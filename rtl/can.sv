==> flow/design.v <==
`default_nettype none
module can
( input  var        i_clk
, input  var        i_rst_n
, input  var [10:0] i_id
, input  var [10:0] i_mask
, input  var        i_rx
, output var        o_tx
, output var [10:0] o_id
, output var [ 7:0] o_data0
, output var [ 7:0] o_data1
, output var [ 7:0] o_data2
, output var [ 7:0] o_data3
, output var [ 7:0] o_data4
, output var [ 7:0] o_data5
, output var [ 7:0] o_data6
, output var [ 7:0] o_data7
, output var        o_pulse
);
logic rx;
always_ff @(posedge i_clk)  
  rx <= i_rx;
logic rx_p;
always_ff @(posedge i_clk)  
  rx_p <= rx;
logic rx_r;
always_comb rx_r = rx && !rx_p;  
logic [8:0] div_1m;
always_ff @(posedge i_clk)
  if (!i_rst_n)              div_1m <= 9'd0;        
  else if (rx_r)             div_1m <= 9'd1;        
  else if (div_1m == 9'd383) div_1m <= 9'd0;        
  else                       div_1m <= div_1m + 1;  
logic bit_t_75;
always_ff @(posedge i_clk) bit_t_75 <= (div_1m == 9'd287);  
logic eof;
logic stuff_bit;
logic [2:0] stuff_count;
logic [98:0] rx_shift;
always_ff @(posedge i_clk)  
  if (!i_rst_n || eof)             rx_shift <= '1;  
  else if (bit_t_75 && !stuff_bit) rx_shift <= {rx_shift[97:0], rx};
always_comb stuff_bit = (stuff_count == 3'd4);  
logic rx_prev;
always_ff @(posedge i_clk) if (bit_t_75) rx_prev <= rx;
always_ff @(posedge i_clk)
  if (!i_rst_n)                         stuff_count <= 3'd0;             
  else if (bit_t_75 && stuff_bit)       stuff_count <= 3'd0;             
  else if (bit_t_75 && (rx_prev == rx)) stuff_count <= stuff_count + 1;  
  else if (bit_t_75)                    stuff_count <= 3'd0;             
logic [6:0] det_eof;
always_ff @(posedge i_clk)
  if (!i_rst_n)      det_eof <= 7'd0;                
  else if (bit_t_75) det_eof <= {det_eof[5:0], rx};  
always_ff @(posedge i_clk) eof <= &{det_eof};  
logic        b_sof;
logic [10:0] b_id;
logic        b_rtr;
logic        b_ide;
logic        b_r0;
logic [ 3:0] b_dlc;
logic [63:0] b_data;
logic [14:0] b_crc;
logic        b_crc_del;
always_comb b_sof     = rx_shift[98];
always_comb b_id      = rx_shift[97:87];
always_comb b_rtr     = rx_shift[86];
always_comb b_ide     = rx_shift[85];
always_comb b_r0      = rx_shift[84];
always_comb b_dlc     = rx_shift[83:80];
always_comb b_data    = rx_shift[79:16];
always_comb b_crc     = rx_shift[15:1];
always_comb b_crc_del = rx_shift[0];
logic id_match;
always_ff @(posedge i_clk) id_match <= ((i_id & i_mask) == (b_id & i_mask));  
logic dlc_match;
always_ff @(posedge i_clk) dlc_match <= (b_dlc == 4'd8);  
logic crc_match;
always_ff @(posedge i_clk) crc_match <= 1'b1;  
logic msg_valid;  
always_ff @(posedge i_clk) msg_valid <= &{id_match, !b_rtr, !b_ide, !b_r0, dlc_match, crc_match, b_crc_del};
always_ff @(posedge i_clk)
  if (!i_rst_n) o_tx <= 1'b1;                   
  else if (div_1m == 9'd1) o_tx <= !msg_valid;  
always_ff @(posedge i_clk)
  if (!i_rst_n) o_id <= 11'd0;                         
  else if (div_1m == 9'd1 && msg_valid) o_id <= b_id;  
logic [63:0] data;
always_ff @(posedge i_clk)
  if (!i_rst_n)                         data <= 64'd0;   
  else if (div_1m == 9'd1 && msg_valid) data <= b_data;  
always_ff @(posedge i_clk)
  if (!i_rst_n)            o_pulse <= 1'b0;       
  else if (div_1m == 9'd1) o_pulse <= msg_valid;  
  else                     o_pulse <= 1'b0;       
always_comb o_data0 = data[63:56];
always_comb o_data1 = data[55:48];
always_comb o_data2 = data[47:40];
always_comb o_data3 = data[39:32];
always_comb o_data4 = data[31:24];
always_comb o_data5 = data[23:16];
always_comb o_data6 = data[15:8];
always_comb o_data7 = data[7:0];
endmodule
* From RTL to reports: can
Tool output for the design above, in the order of the flow. Lines are those of the file above, counted from 1. Operators carry their Yosys type and port widths (W data, S select, Z words). Cell names lack the library's common part. The mark - stands for no value.
Design: top can, clock input i_clk, cell library sky130hd, timing corner tt_025C_1v80

* Elaborated design
Counts by Yosys on the flattened word-level netlist (proc, flatten, opt, wreduce; memories kept). Register bits leave out memories and registers merged into their read ports (data or address). Print and check cells are left out. Cells with the same type and inputs are merged into one.
Cells by class: add/sub/neg operators 2, multipliers 0, divide/modulo/power cells 0, $lt $le $gt $ge 0, equal/unequal tests 7, shift operators 0, muxes and demuxes 4, bitwise gates (word level) 3, reductions and logical operators 19
Operators with widths (number):
- $and A11 B11 Y11 | 2
- $eq A9 B9 Y1 const B | 2
- $eq A11 B11 Y1 | 1
- $add A9 B1 Y9 const B | 1
- $eq A9 B1 Y1 const B | 1
- $logic_not A1 Y1 | 7
- $reduce_and A7 Y1 | 1
- $reduce_and A6 Y1 | 1
- $mux W3 | 2
- $logic_and A1 B1 Y1 | 5
- $eq A4 B4 Y1 const B | 1
- $add A3 B1 Y3 const B | 1
- $eq A3 B3 Y1 const B | 1
- $reduce_or A3 Y1 | 1
- $reduce_and A2 Y1 | 1
- $reduce_bool A2 Y1 | 1
- $reduce_or A2 Y1 | 1
- $mux W1 | 2
- $eq A1 B1 Y1 | 1
- $logic_or A1 B1 Y1 | 1
- $not A1 Y1 | 1
Word-level totals: register bits after elaboration 202, latch bits 0, memory bits (writable) 0, bits in read-only memories 0, word width x clocked read ports 0, memory cells 0, output and inout port bits 77

* Longest topological paths
Longest topological path by Yosys (ltp), each cell counted once; first at word level (registers and memories cut), then after technology mapping (sequential cells cut; the memories' decode and read muxes count).
Logic depth: word-level depth 3, ABC_AREA 0, gate-level depth with buffers 8, gate-level depth less buffers 6

* Synthesis result
Source: synth_stat.txt of the flow (Yosys; design flattened, memories mapped). It holds for the ABC_AREA given above (unset counts as 0); a run with the other value may have another netlist.
Cell types:
- dfxtp_1 | number 201, total area 4.02E+03 µm²
- nand2_1 | number 279, total area 1.05E+03 µm²
- nand3_1 | number 179, total area 895.859 µm²
- o21ai_1 | number 65, total area 325.312 µm²
- xor2_1 | number 15, total area 131.376 µm²
- buf_6 | number 10, total area 112.608 µm²
- clkbuf_1 | number 30, total area 112.608 µm²
- o21ai_2 | number 11, total area 96.342 µm²
- mux2i_1 | number 9, total area 90.086 µm²
- buf_2 | number 17, total area 85.082 µm²
- nor2b_1 | number 10, total area 62.56 µm²
- ha_1 | number 4, total area 50.048 µm²
- nor2_1 | number 11, total area 41.29 µm²
- and3_1 | number 5, total area 31.28 µm²
- edfxtp_1 | number 1, total area 30.029 µm²
- buf_1 | number 7, total area 26.275 µm²
- buf_4 | number 3, total area 22.522 µm²
- nand4_4 | number 1, total area 21.27 µm²
Not listed: further types 23, cells in them 32.
Synthesis totals: cell count 890, synthesis area 7459.7 µm², area of sequential cells 4053.9 µm², flip-flops 202

* Worst setup path after synthesis
OpenSTA on the mapped netlist: ideal clock, no wires. The path of least setup slack (recovery checks aside). Input and output delay are each 20% of the period. Register names are those of the netlist, which keeps one name where synthesis merged equal registers.
Timing post-synthesis: kind register to register, start point reg div_1m[0], end point reg data[59], clock period 1.63 ns, library setup time 0.115 ns, data arrival time 1.321 ns, required time 1.515 ns, path slack 0.194 ns, path delay 1.436 ns, driving pins on the path 8, synthesis period reached 1.436 ns
"path delay" is the arrival time less input delay plus setup time. "driving pins on the path" counts driving pins, that of a launching flip-flop among them; a cell with two outputs on the path counts twice. "synthesis period reached" is the clock period less the worst setup slack; recovery checks do not enter. This is arithmetic on one report: input and output delays are still those of the set period (20% each). The rows between start and end are the longest chain of elaborated cells between them; the timing report does not say that the signal goes this way. Where chains are equally long, one stands for them. A line is the first line of the expression or statement that the cell stems from. Yosys adds cells for indexed reads and writes and turns some case tables into memories. At most two assigning lines are given for a register; there are more.
On the way, post-synthesis: path through dfxtp_1 ha_1 nor3b_2 nand4_4 buf_6 buf_6 nand3_1 o21ai_2, length of the longest elaborated chain 2
Ends and longest elaborated chain, post-synthesis:
- from (decl) | line 28 | logic [8:0] div_1m;
- from (assign) | line 30 | if (!i_rst_n)              div_1m <= 9'd0;
- from (assign) | line 33 | else                       div_1m <= div_1m + 1;
- $eq A9 B1 Y1 | line 91 | else if (div_1m == 9'd1 && msg_valid) data <= b_data;
- $logic_and A1 B1 Y1 | line 91
- to (assign) | line 90 | if (!i_rst_n)                         data <= 64'd0;
- to (assign) | line 91
- to (decl) | line 88 | logic [63:0] data;

* Worst path after layout
From the final timing report of entry A: the path of least setup slack in the routed layout; clock arrival at registers is part of the times.
Timing post-layout: kind register to output, start point reg o_id[5], end point out o_id[5], clock period 1.81 ns, data arrival time 1.40 ns, required time 1.45 ns, path slack 0.04 ns, driving pins on the path 2
On the way, post-layout: path through dfxtp_1 clkdlybuf4s50_1, length of the longest elaborated chain 0
Ends and longest elaborated chain, post-layout:
- from (decl) | line 9 | , output var [10:0] o_id
- from (assign) | line 86 | if (!i_rst_n) o_id <= 11'd0;
- from (assign) | line 87 | else if (div_1m == 9'd1 && msg_valid) o_id <= b_id;
- to (decl) | line 9

Ticket comment

can through Yosys and OpenROAD on sky130hd: 2 stored runs, unordered, with their settings and measured results. The constraints put input and output delay at 20% of the set period each and load the outputs with 0.01 pF.
"worst setup path time" means the part of the period allowed to the worst setup path (the constraints hold back 20% at inputs and 20% at outputs) less its slack; where the path has registers, the arrival times of their clocks count too.

[entry A] flow files
==> flow/run.sh <==
#!/bin/bash
# the make line also repeats the synthesis and layout settings of config.mk as NAME=value (left out here)
make -C /OpenROAD-flow-scripts/flow DESIGN_CONFIG=/design/flow/config.mk WORK_HOME=/design/flow/orfs CLKGATE_MAP_FILE= finish
==> flow/config.mk <==
export PLATFORM = sky130hd
export DESIGN_NAME = can
export DESIGN_NICKNAME = can
export VERILOG_FILES = /design/flow/design.v
export SDC_FILE = /design/flow/constraint.sdc
export NUM_CORES = 4
export LEC_CHECK = 0
export ABC_AREA = 0
export CAP_MARGIN = 35
export CELL_PAD_IN_SITES_GLOBAL_PLACEMENT = 1
export CORE_ASPECT_RATIO = 0.63
export CORE_MARGIN = 2
export CORE_UTILIZATION = 36
export CTS_CLUSTER_SIZE = 24
export GPL_TIMING_DRIVEN = 0
export PLACE_DENSITY = 0.85
export SLEW_MARGIN = 30
==> flow/constraint.sdc <==
create_clock -name core_clock -period 1.81 [get_ports {i_clk}]
set_input_delay 0.3620 -clock core_clock [delete_from_list [all_inputs] [get_ports {i_clk}]]
set_output_delay 0.3620 -clock core_clock [all_outputs]
set_load 0.01 [all_outputs]

[entry A] result: area of the synthesized netlist 7459.7 µm²; full die area 21919.7 µm²; standard-cell area after layout 9549.2 µm²; worst setup slack after layout 0.043 ns; total negative slack 0.000 ns; worst-case hold slack 0.317 ns; worst setup path time 1.40 ns; worst setup path kind register to output

[entry B] flow files
==> flow/run.sh <==
#!/bin/bash
# the make line also repeats the synthesis and layout settings of config.mk as NAME=value (left out here)
make -C /OpenROAD-flow-scripts/flow DESIGN_CONFIG=/design/flow/config.mk WORK_HOME=/design/flow/orfs CLKGATE_MAP_FILE= finish
==> flow/config.mk <==
export PLATFORM = sky130hd
export DESIGN_NAME = can
export DESIGN_NICKNAME = can
export VERILOG_FILES = /design/flow/design.v
export SDC_FILE = /design/flow/constraint.sdc
export NUM_CORES = 4
export LEC_CHECK = 0
export ABC_AREA = 1
export CAP_MARGIN = 10
export CORE_MARGIN = 5
export CORE_UTILIZATION = 52
export CTS_CLUSTER_SIZE = 25
export GPL_ROUTABILITY_DRIVEN = 1
export MIN_ROUTING_LAYER = met1
export PLACE_DENSITY_LB_ADDON = 0.15
export SETUP_SLACK_MARGIN = 0.1
export SLEW_MARGIN = 20
==> flow/constraint.sdc <==
create_clock -name core_clock -period 0.965 [get_ports {i_clk}]
set_input_delay 0.1930 -clock core_clock [delete_from_list [all_inputs] [get_ports {i_clk}]]
set_output_delay 0.1930 -clock core_clock [all_outputs]
set_load 0.01 [all_outputs]

[entry B] result: area of the synthesized netlist 7915.1 µm²; full die area 17788.9 µm²; standard-cell area after layout 12837.3 µm²; worst setup slack after layout -0.699 ns; total negative slack -99.709 ns; worst-case hold slack 0.073 ns; worst setup path time 1.66 ns; worst setup path kind register to register
